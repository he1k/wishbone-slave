==> flow/design.v <==
module WishboneSlavePC(
  input         clock,
  input         reset,
  input         io_wb_stb,
  input         io_wb_cyc,
  input         io_wb_we,
  input  [31:0] io_wb_din,
  input  [31:0] io_wb_addr,
  output        io_wb_ack,
  output [31:0] io_wb_dout,
  output        io_pc_reset,
  output        io_pc_stall,
  output [29:0] io_pc_bootAddr
);
  reg  resetReg;  
  reg  stallReg;  
  reg [29:0] bootAddrReg;  
  wire  _write_T = io_wb_stb & io_wb_cyc;  
  wire  _write_T_2 = io_wb_addr == 32'h30000000;  
  wire  write = io_wb_stb & io_wb_cyc & io_wb_we & io_wb_addr == 32'h30000000;  
  wire  read = _write_T & ~io_wb_we & _write_T_2;  
  wire [31:0] _io_wb_dout_T_1 = {bootAddrReg,stallReg,resetReg};  
  wire [31:0] _GEN_0 = read ? _io_wb_dout_T_1 : 32'h0;  
  wire  _GEN_1 = write ? io_wb_din[0] : resetReg;  
  wire [31:0] _GEN_4 = write ? 32'h0 : _GEN_0;  
  wire  _GEN_5 = io_wb_ack ? _GEN_1 : resetReg;  
  assign io_wb_ack = io_wb_stb & _write_T_2;  
  assign io_wb_dout = io_wb_ack ? _GEN_4 : 32'h0;  
  assign io_pc_reset = resetReg;  
  assign io_pc_stall = stallReg;  
  assign io_pc_bootAddr = bootAddrReg;  
  always @(posedge clock) begin
    resetReg <= reset | _GEN_5;  
    if (reset) begin  
      stallReg <= 1'h0;  
    end else if (io_wb_ack) begin  
      if (write) begin  
        stallReg <= io_wb_din[1];  
      end
    end
    if (reset) begin  
      bootAddrReg <= 30'h1;  
    end else if (io_wb_ack) begin  
      if (write) begin  
        bootAddrReg <= io_wb_din[31:2];  
      end
    end
  end
endmodule
module WishboneSlaveROM(
  input         clock,
  input         reset,
  input         io_wb_stb,
  input         io_wb_cyc,
  input         io_wb_we,
  input  [31:0] io_wb_din,
  input  [31:0] io_wb_addr,
  output        io_wb_ack,
  output [31:0] io_wb_dout,
  output        io_rom_we,
  output [31:0] io_rom_data,
  output [31:0] io_rom_addr
);
  reg  WBReg_we;  
  reg [31:0] WBReg_data;  
  reg [31:0] WBReg_addr;  
  wire  _read_T = io_wb_stb & io_wb_cyc;  
  wire  read = io_wb_stb & io_wb_cyc & ~io_wb_we;  
  wire  write = _read_T & io_wb_we;  
  wire  _GEN_0 = read & WBReg_we;  
  wire  _GEN_2 = write ? 1'h0 : _GEN_0;  
  wire [31:0] _GEN_3 = read ? WBReg_data : 32'h0;  
  wire [31:0] _GEN_4 = write ? io_wb_din : WBReg_data;  
  wire [31:0] _GEN_5 = write ? 32'h0 : _GEN_3;  
  wire [31:0] _GEN_6 = read ? WBReg_addr : 32'h0;  
  wire [31:0] _GEN_7 = write ? io_wb_din : WBReg_addr;  
  wire [31:0] _GEN_8 = write ? 32'h0 : _GEN_6;  
  wire [31:0] _GEN_9 = 32'h3000000c == io_wb_addr ? _GEN_7 : WBReg_addr;  
  wire [31:0] _GEN_10 = 32'h3000000c == io_wb_addr ? _GEN_8 : 32'h0;  
  wire [31:0] _GEN_12 = 32'h30000008 == io_wb_addr ? _GEN_5 : _GEN_10;  
  wire [31:0] _GEN_15 = 32'h30000004 == io_wb_addr ? {{31'd0}, _GEN_2} : _GEN_12;  
  assign io_wb_ack = io_wb_stb & (io_wb_addr == 32'h30000004 | io_wb_addr == 32'h30000008 | io_wb_addr == 32'h3000000c);  
  assign io_wb_dout = io_wb_ack ? _GEN_15 : 32'h0;  
  assign io_rom_we = WBReg_we;  
  assign io_rom_data = WBReg_data;  
  assign io_rom_addr = WBReg_addr;  
  always @(posedge clock) begin
    if (reset) begin  
      WBReg_we <= 1'h0;  
    end else if (io_wb_ack) begin  
      if (32'h30000004 == io_wb_addr) begin  
        if (write) begin  
          WBReg_we <= io_wb_din[0];  
        end
      end
    end
    if (reset) begin  
      WBReg_data <= 32'h0;  
    end else if (io_wb_ack) begin  
      if (!(32'h30000004 == io_wb_addr)) begin  
        if (32'h30000008 == io_wb_addr) begin  
          WBReg_data <= _GEN_4;
        end
      end
    end
    if (reset) begin  
      WBReg_addr <= 32'h0;  
    end else if (io_wb_ack) begin  
      if (!(32'h30000004 == io_wb_addr)) begin  
        if (!(32'h30000008 == io_wb_addr)) begin  
          WBReg_addr <= _GEN_9;
        end
      end
    end
  end
endmodule
module WishboneSlave(
  input         clock,
  input         reset,
  input         io_wb_stb,
  input         io_wb_cyc,
  input         io_wb_we,
  input  [3:0]  io_wb_sel,
  input  [31:0] io_wb_din,
  input  [31:0] io_wb_addr,
  output        io_wb_ack,
  output [31:0] io_wb_dout,
  output        io_patmos_pc_reset,
  output        io_patmos_pc_stall,
  output [29:0] io_patmos_pc_bootAddr,
  output        io_patmos_rom_we,
  output [31:0] io_patmos_rom_data,
  output [31:0] io_patmos_rom_addr
);
  wire  slavePC_clock;  
  wire  slavePC_reset;  
  wire  slavePC_io_wb_stb;  
  wire  slavePC_io_wb_cyc;  
  wire  slavePC_io_wb_we;  
  wire [31:0] slavePC_io_wb_din;  
  wire [31:0] slavePC_io_wb_addr;  
  wire  slavePC_io_wb_ack;  
  wire [31:0] slavePC_io_wb_dout;  
  wire  slavePC_io_pc_reset;  
  wire  slavePC_io_pc_stall;  
  wire [29:0] slavePC_io_pc_bootAddr;  
  wire  slaveROM_clock;  
  wire  slaveROM_reset;  
  wire  slaveROM_io_wb_stb;  
  wire  slaveROM_io_wb_cyc;  
  wire  slaveROM_io_wb_we;  
  wire [31:0] slaveROM_io_wb_din;  
  wire [31:0] slaveROM_io_wb_addr;  
  wire  slaveROM_io_wb_ack;  
  wire [31:0] slaveROM_io_wb_dout;  
  wire  slaveROM_io_rom_we;  
  wire [31:0] slaveROM_io_rom_data;  
  wire [31:0] slaveROM_io_rom_addr;  
  wire [31:0] _GEN_0 = slaveROM_io_wb_ack ? slaveROM_io_wb_dout : 32'h0;  
  WishboneSlavePC slavePC (  
    .clock(slavePC_clock),
    .reset(slavePC_reset),
    .io_wb_stb(slavePC_io_wb_stb),
    .io_wb_cyc(slavePC_io_wb_cyc),
    .io_wb_we(slavePC_io_wb_we),
    .io_wb_din(slavePC_io_wb_din),
    .io_wb_addr(slavePC_io_wb_addr),
    .io_wb_ack(slavePC_io_wb_ack),
    .io_wb_dout(slavePC_io_wb_dout),
    .io_pc_reset(slavePC_io_pc_reset),
    .io_pc_stall(slavePC_io_pc_stall),
    .io_pc_bootAddr(slavePC_io_pc_bootAddr)
  );
  WishboneSlaveROM slaveROM (  
    .clock(slaveROM_clock),
    .reset(slaveROM_reset),
    .io_wb_stb(slaveROM_io_wb_stb),
    .io_wb_cyc(slaveROM_io_wb_cyc),
    .io_wb_we(slaveROM_io_wb_we),
    .io_wb_din(slaveROM_io_wb_din),
    .io_wb_addr(slaveROM_io_wb_addr),
    .io_wb_ack(slaveROM_io_wb_ack),
    .io_wb_dout(slaveROM_io_wb_dout),
    .io_rom_we(slaveROM_io_rom_we),
    .io_rom_data(slaveROM_io_rom_data),
    .io_rom_addr(slaveROM_io_rom_addr)
  );
  assign io_wb_ack = slavePC_io_wb_ack | slaveROM_io_wb_ack;  
  assign io_wb_dout = slavePC_io_wb_ack ? slavePC_io_wb_dout : _GEN_0;  
  assign io_patmos_pc_reset = slavePC_io_pc_reset;  
  assign io_patmos_pc_stall = slavePC_io_pc_stall;  
  assign io_patmos_pc_bootAddr = slavePC_io_pc_bootAddr;  
  assign io_patmos_rom_we = slaveROM_io_rom_we;  
  assign io_patmos_rom_data = slaveROM_io_rom_data;  
  assign io_patmos_rom_addr = slaveROM_io_rom_addr;  
  assign slavePC_clock = clock;
  assign slavePC_reset = reset;
  assign slavePC_io_wb_stb = io_wb_stb;  
  assign slavePC_io_wb_cyc = io_wb_cyc;  
  assign slavePC_io_wb_we = io_wb_we;  
  assign slavePC_io_wb_din = io_wb_din;  
  assign slavePC_io_wb_addr = io_wb_addr;  
  assign slaveROM_clock = clock;
  assign slaveROM_reset = reset;
  assign slaveROM_io_wb_stb = io_wb_stb;  
  assign slaveROM_io_wb_cyc = io_wb_cyc;  
  assign slaveROM_io_wb_we = io_wb_we;  
  assign slaveROM_io_wb_din = io_wb_din;  
  assign slaveROM_io_wb_addr = io_wb_addr;  
endmodule
Step by step through the tools: WishboneSlave
What the tools print for WishboneSlave, step after step.
Line numbers count from 1 in the design file above.
Operators: Yosys type, input widths -> output width; for muxes data width and select width s.
Cell names lack the library's common part.
{"block": "setup", "top_module": "WishboneSlave", "clock_port": "clock", "library": "sky130hd", "corner": "tt_025C_1v80"}

After elaboration
Yosys after proc, flatten, opt, wreduce and memory -nomap, before mapping. Enables and synchronous resets that opt folds into registers are not counted as muxes. Memory bits, and registers merged into a memory's read port (data or address), are not among the register bits. Print and check cells are not counted.
{"block": "bits", "reg_bits": 97, "inputBits": 73, "out_inout_bits": 130, "word_cells": 46}
{"block": "classes", "eq_ne": 7, "n_mux": 14, "n_logic": 15, "reduce_and_logical": 4}
{"block": "op_table", "operator": "$mux 32", "n": 11}
{"block": "op_table", "operator": "$eq 32x30->1 const B", "n": 4}
{"block": "op_table", "operator": "$eq 30x32->1 const A", "n": 3}
{"block": "op_table", "operator": "$and 1x1->1", "n": 8}
{"block": "op_table", "operator": "$reduce_and 5->1", "n": 1}
{"block": "op_table", "operator": "$or 1x1->1", "n": 4}
{"block": "op_table", "operator": "$reduce_and 4->1", "n": 1}
{"block": "op_table", "operator": "$not 1->1", "n": 3}
{"block": "op_table", "operator": "$reduce_and 3->1", "n": 1}
{"block": "op_table", "operator": "$mux 1", "n": 3}
{"block": "op_table", "operator": "$reduce_and 2->1", "n": 1}

Logic depth
Yosys ltp: most cells in a row. Word level: on the elaborated netlist, between registers, memories and ports. Mapped: between sequential cells and ports; inverters and the memories' decode and read muxes count.
{"block": "logic_depth", "word_depth": 9, "ABC_AREA": 0, "mapped_depth": 8, "ltp_nobuf": 4}

Synthesis result
Source: synth_stat.txt of the flow (Yosys; design flattened, memories mapped). It holds for the ABC_AREA given above (unset counts as 0); a run with the other value may have another netlist.
{"block": "by_type", "cell": "dfxtp_1", "n": 97, "type_area_um2": 1.94E+03}
{"block": "by_type", "cell": "mux2i_1", "n": 127, "type_area_um2": 1.27E+03}
{"block": "by_type", "cell": "nand2b_1", "n": 128, "type_area_um2": 800.768}
{"block": "by_type", "cell": "nor2_1", "n": 66, "type_area_um2": 247.738}
{"block": "by_type", "cell": "a21oi_1", "n": 31, "type_area_um2": 155.149}
{"block": "by_type", "cell": "buf_6", "n": 10, "type_area_um2": 112.608}
{"block": "by_type", "cell": "clkbuf_1", "n": 21, "type_area_um2": 78.826}
{"block": "by_type", "cell": "nor4_4", "n": 2, "type_area_um2": 42.541}
{"block": "by_type", "cell": "nor4_2", "n": 3, "type_area_um2": 37.536}
{"block": "by_type", "cell": "nor3_2", "n": 3, "type_area_um2": 30.029}
{"block": "by_type", "cell": "nor4b_4", "n": 1, "type_area_um2": 23.773}
{"block": "by_type", "cell": "mux4_2", "n": 1, "type_area_um2": 22.522}
{"block": "by_type", "cell": "nand4_4", "n": 1, "type_area_um2": 21.27}
{"block": "by_type", "cell": "nand3_1", "n": 4, "type_area_um2": 20.019}
{"block": "by_type", "cell": "nor2b_1", "n": 3, "type_area_um2": 18.768}
{"block": "by_type", "cell": "or3_1", "n": 3, "type_area_um2": 18.768}
{"block": "by_type", "cell": "buf_2", "n": 3, "type_area_um2": 15.014}
{"block": "by_type", "cell": "buf_4", "n": 2, "type_area_um2": 15.014}
Other cell types: 9; their cells: 12.
{"block": "synth_totals", "cell_count": 518, "synth_area_um2": 4947.2, "sequential_area_um2": 1941.9, "ffs": 97, "n_buf": 39}
By module: a second synthesis without flattening, with its own total; a netlist apart from the flattened one above.
{"block": "hier_totals", "cells_unflattened": 681, "area_unflattened_um2": 5730.5}
Rows give one instance, submodules left out.
{"block": "modules", "mod": "WishboneSlaveROM", "n_inst": 1, "cells": 447, "area_um2": 3557.2, "seq_area_um2": 1301.2}
{"block": "modules", "mod": "WishboneSlavePC", "n_inst": 1, "cells": 189, "area_um2": 1805.5, "seq_area_um2": 640.6}
{"block": "modules", "mod": "WishboneSlave", "n_inst": 1, "cells": 45, "area_um2": 367.9, "seq_area_um2": 0.0}

Worst setup path after synthesis
Source: OpenSTA report_checks on the synthesized netlist (no wires, ideal clock, input and output delay 20% of the period each), path of least setup slack; recovery checks are left aside. Register names are those of the netlist, which keeps one name where synthesis merged equal registers.
{"block": "synth_path", "path_type": "input to output", "from": "input io_wb_addr[18]", "to": "output io_wb_dout[10]", "clock_period_ns": 4.93, "in_delay_ns": 0.986, "output_delay_ns": 0.986, "launch_ns": 0.986, "t_arrival_ns": 2.412, "required_ns": 3.944, "path_slack_ns": 1.532, "path_delay_ns": 1.426, "stages": 6, "n_path_buf": 2, "synth_period_reached_ns": 3.398}
"path_delay_ns" is the arrival time less input delay plus setup time.
At an output port there is no setup time.
"stages" counts driving pins, that of a launching flip-flop among them; a cell with two outputs on the path counts twice.
"synth_period_reached_ns" = period - worst setup slack (recovery checks aside). The figure is calculated, with input and output delays left at 20% of the set period.
Between the ends stands the longest chain of elaborated cells between them, by number of cells; it is not shown to be the way that was timed. Of several equally long chains one is given.
Each line given opens the expression or statement behind the cell; cells for indexed reads and writes are added by Yosys, which also makes memories of some case tables.
{"block": "synth_between", "path_cell_list": "nor4_4 > nand4_4 > or4_1 > buf_2 > buf_6 > nor2_1", "elab_chain_len": 6, "cone_cells": 20, "classes_between": "7 x eq/ne; 7 x mux; 6 x logic"}
{"block": "synth_rtl", "item": "start, declared", "line": 125, "rtl": "input  [31:0] io_wb_addr,"}
{"block": "synth_rtl", "item": "$eq 30x32->1", "line": 79, "rtl": "wire [31:0] _GEN_10 = 32'h3000000c == io_wb_addr ? _GEN_8 : 32'h0;"}
{"block": "synth_rtl", "item": "$mux 32", "line": 79}
{"block": "synth_rtl", "item": "$mux 32", "line": 80, "rtl": "wire [31:0] _GEN_12 = 32'h30000008 == io_wb_addr ? _GEN_5 : _GEN_10;"}
{"block": "synth_rtl", "item": "$mux 32", "line": 81, "rtl": "wire [31:0] _GEN_15 = 32'h30000004 == io_wb_addr ? {{31'd0}, _GEN_2} : _GEN_12;"}
{"block": "synth_rtl", "item": "$mux 32", "line": 159, "rtl": "wire [31:0] _GEN_0 = slaveROM_io_wb_ack ? slaveROM_io_wb_dout : 32'h0;"}
{"block": "synth_rtl", "item": "$mux 32", "line": 189, "rtl": "assign io_wb_dout = slavePC_io_wb_ack ? slavePC_io_wb_dout : _GEN_0;"}
{"block": "synth_rtl", "item": "end, declared", "line": 127, "rtl": "output [31:0] io_wb_dout,"}

Worst path after layout
From the final timing report of record 1: the path of least setup slack in the routed layout; clock arrival at registers is part of the times.
{"block": "layout_path", "path_type": "input to output", "from": "input io_wb_addr[26]", "to": "output io_wb_dout[19]", "clock_period_ns": 2.61, "in_delay_ns": 0.52, "output_delay_ns": 0.52, "launch_ns": 0.52, "t_arrival_ns": 2.31, "required_ns": 2.09, "path_slack_ns": -0.22, "stages": 8, "n_path_buf": 4}
Between the ends stands the longest chain of elaborated cells between them, by number of cells; it is not shown to be the way that was timed. Of several equally long chains one is given.
{"block": "layout_between", "path_cell_list": "dlygate4sd2_1 > and4bb_2 > nand4_4 > or4_4 > buf_8 > buf_12 > nor2_4 > buf_6", "elab_chain_len": 6, "cone_cells": 20, "classes_between": "7 x eq/ne; 7 x mux; 6 x logic"}
{"block": "layout_rtl", "item": "start, declared", "line": 125, "rtl": "input  [31:0] io_wb_addr,"}
{"block": "layout_rtl", "item": "$eq 30x32->1", "line": 79, "rtl": "wire [31:0] _GEN_10 = 32'h3000000c == io_wb_addr ? _GEN_8 : 32'h0;"}
{"block": "layout_rtl", "item": "$mux 32", "line": 79}
{"block": "layout_rtl", "item": "$mux 32", "line": 80, "rtl": "wire [31:0] _GEN_12 = 32'h30000008 == io_wb_addr ? _GEN_5 : _GEN_10;"}
{"block": "layout_rtl", "item": "$mux 32", "line": 81, "rtl": "wire [31:0] _GEN_15 = 32'h30000004 == io_wb_addr ? {{31'd0}, _GEN_2} : _GEN_12;"}
{"block": "layout_rtl", "item": "$mux 32", "line": 159, "rtl": "wire [31:0] _GEN_0 = slaveROM_io_wb_ack ? slaveROM_io_wb_dout : 32'h0;"}
{"block": "layout_rtl", "item": "$mux 32", "line": 189, "rtl": "assign io_wb_dout = slavePC_io_wb_ack ? slavePC_io_wb_dout : _GEN_0;"}
{"block": "layout_rtl", "item": "end, declared", "line": 127, "rtl": "output [31:0] io_wb_dout,"}

Memo
Re: implementation data of WishboneSlave

Settings and measured results of 2 stored flow runs for module WishboneSlave (sky130hd), not sorted in any way. The constraints put input and output delay at 20% of the set period each and load the outputs with 0.01 pF.
"worst_setup_path_time_ns" is the time allowed to the run's worst setup path (the clock period less input and output delay, where it has them) less its slack. Clock arrival times count: a late capture clock shortens it, a late launch clock lengthens it.

{"run": "record 1", "settings": { "period_ns": 2.61, "SETUP_SLACK_MARGIN": 0.29, "CAP_MARGIN": 20, "CORE_MARGIN": 2, "CORE_UTILIZATION": 40, "SLEW_MARGIN": 20 }, "results": { "finalCellArea_um2": 7818.8, "final_die_area_um2": 13273.3, "total_negative_slack_ns": -5.468, "final_setup_ws_ns": -0.224, "worst_setup_path_time_ns": 1.79, "worstPathKind": "input to output", "synth_chip_area_um2": 4947.2 }}
{"run": "record 2", "settings": { "period_ns": 1.59, "CORE_UTILIZATION": 39, "SETUP_SLACK_MARGIN": 0.08, "CORE_ASPECT_RATIO": 1.07, "CORE_MARGIN": 2, "CELL_PAD_IN_SITES_DETAIL_PLACEMENT": 2, "TNS_END_PERCENT": 55, "GPL_ROUTABILITY_DRIVEN": 1, "CTS_CLUSTER_DIAMETER": 192, "CAP_MARGIN": 40, "MIN_ROUTING_LAYER": "met2", "MAX_ROUTING_LAYER": "met5", "SLEW_MARGIN": 20 }, "outcome": "not finished: placement ended with error DPL-0033"}
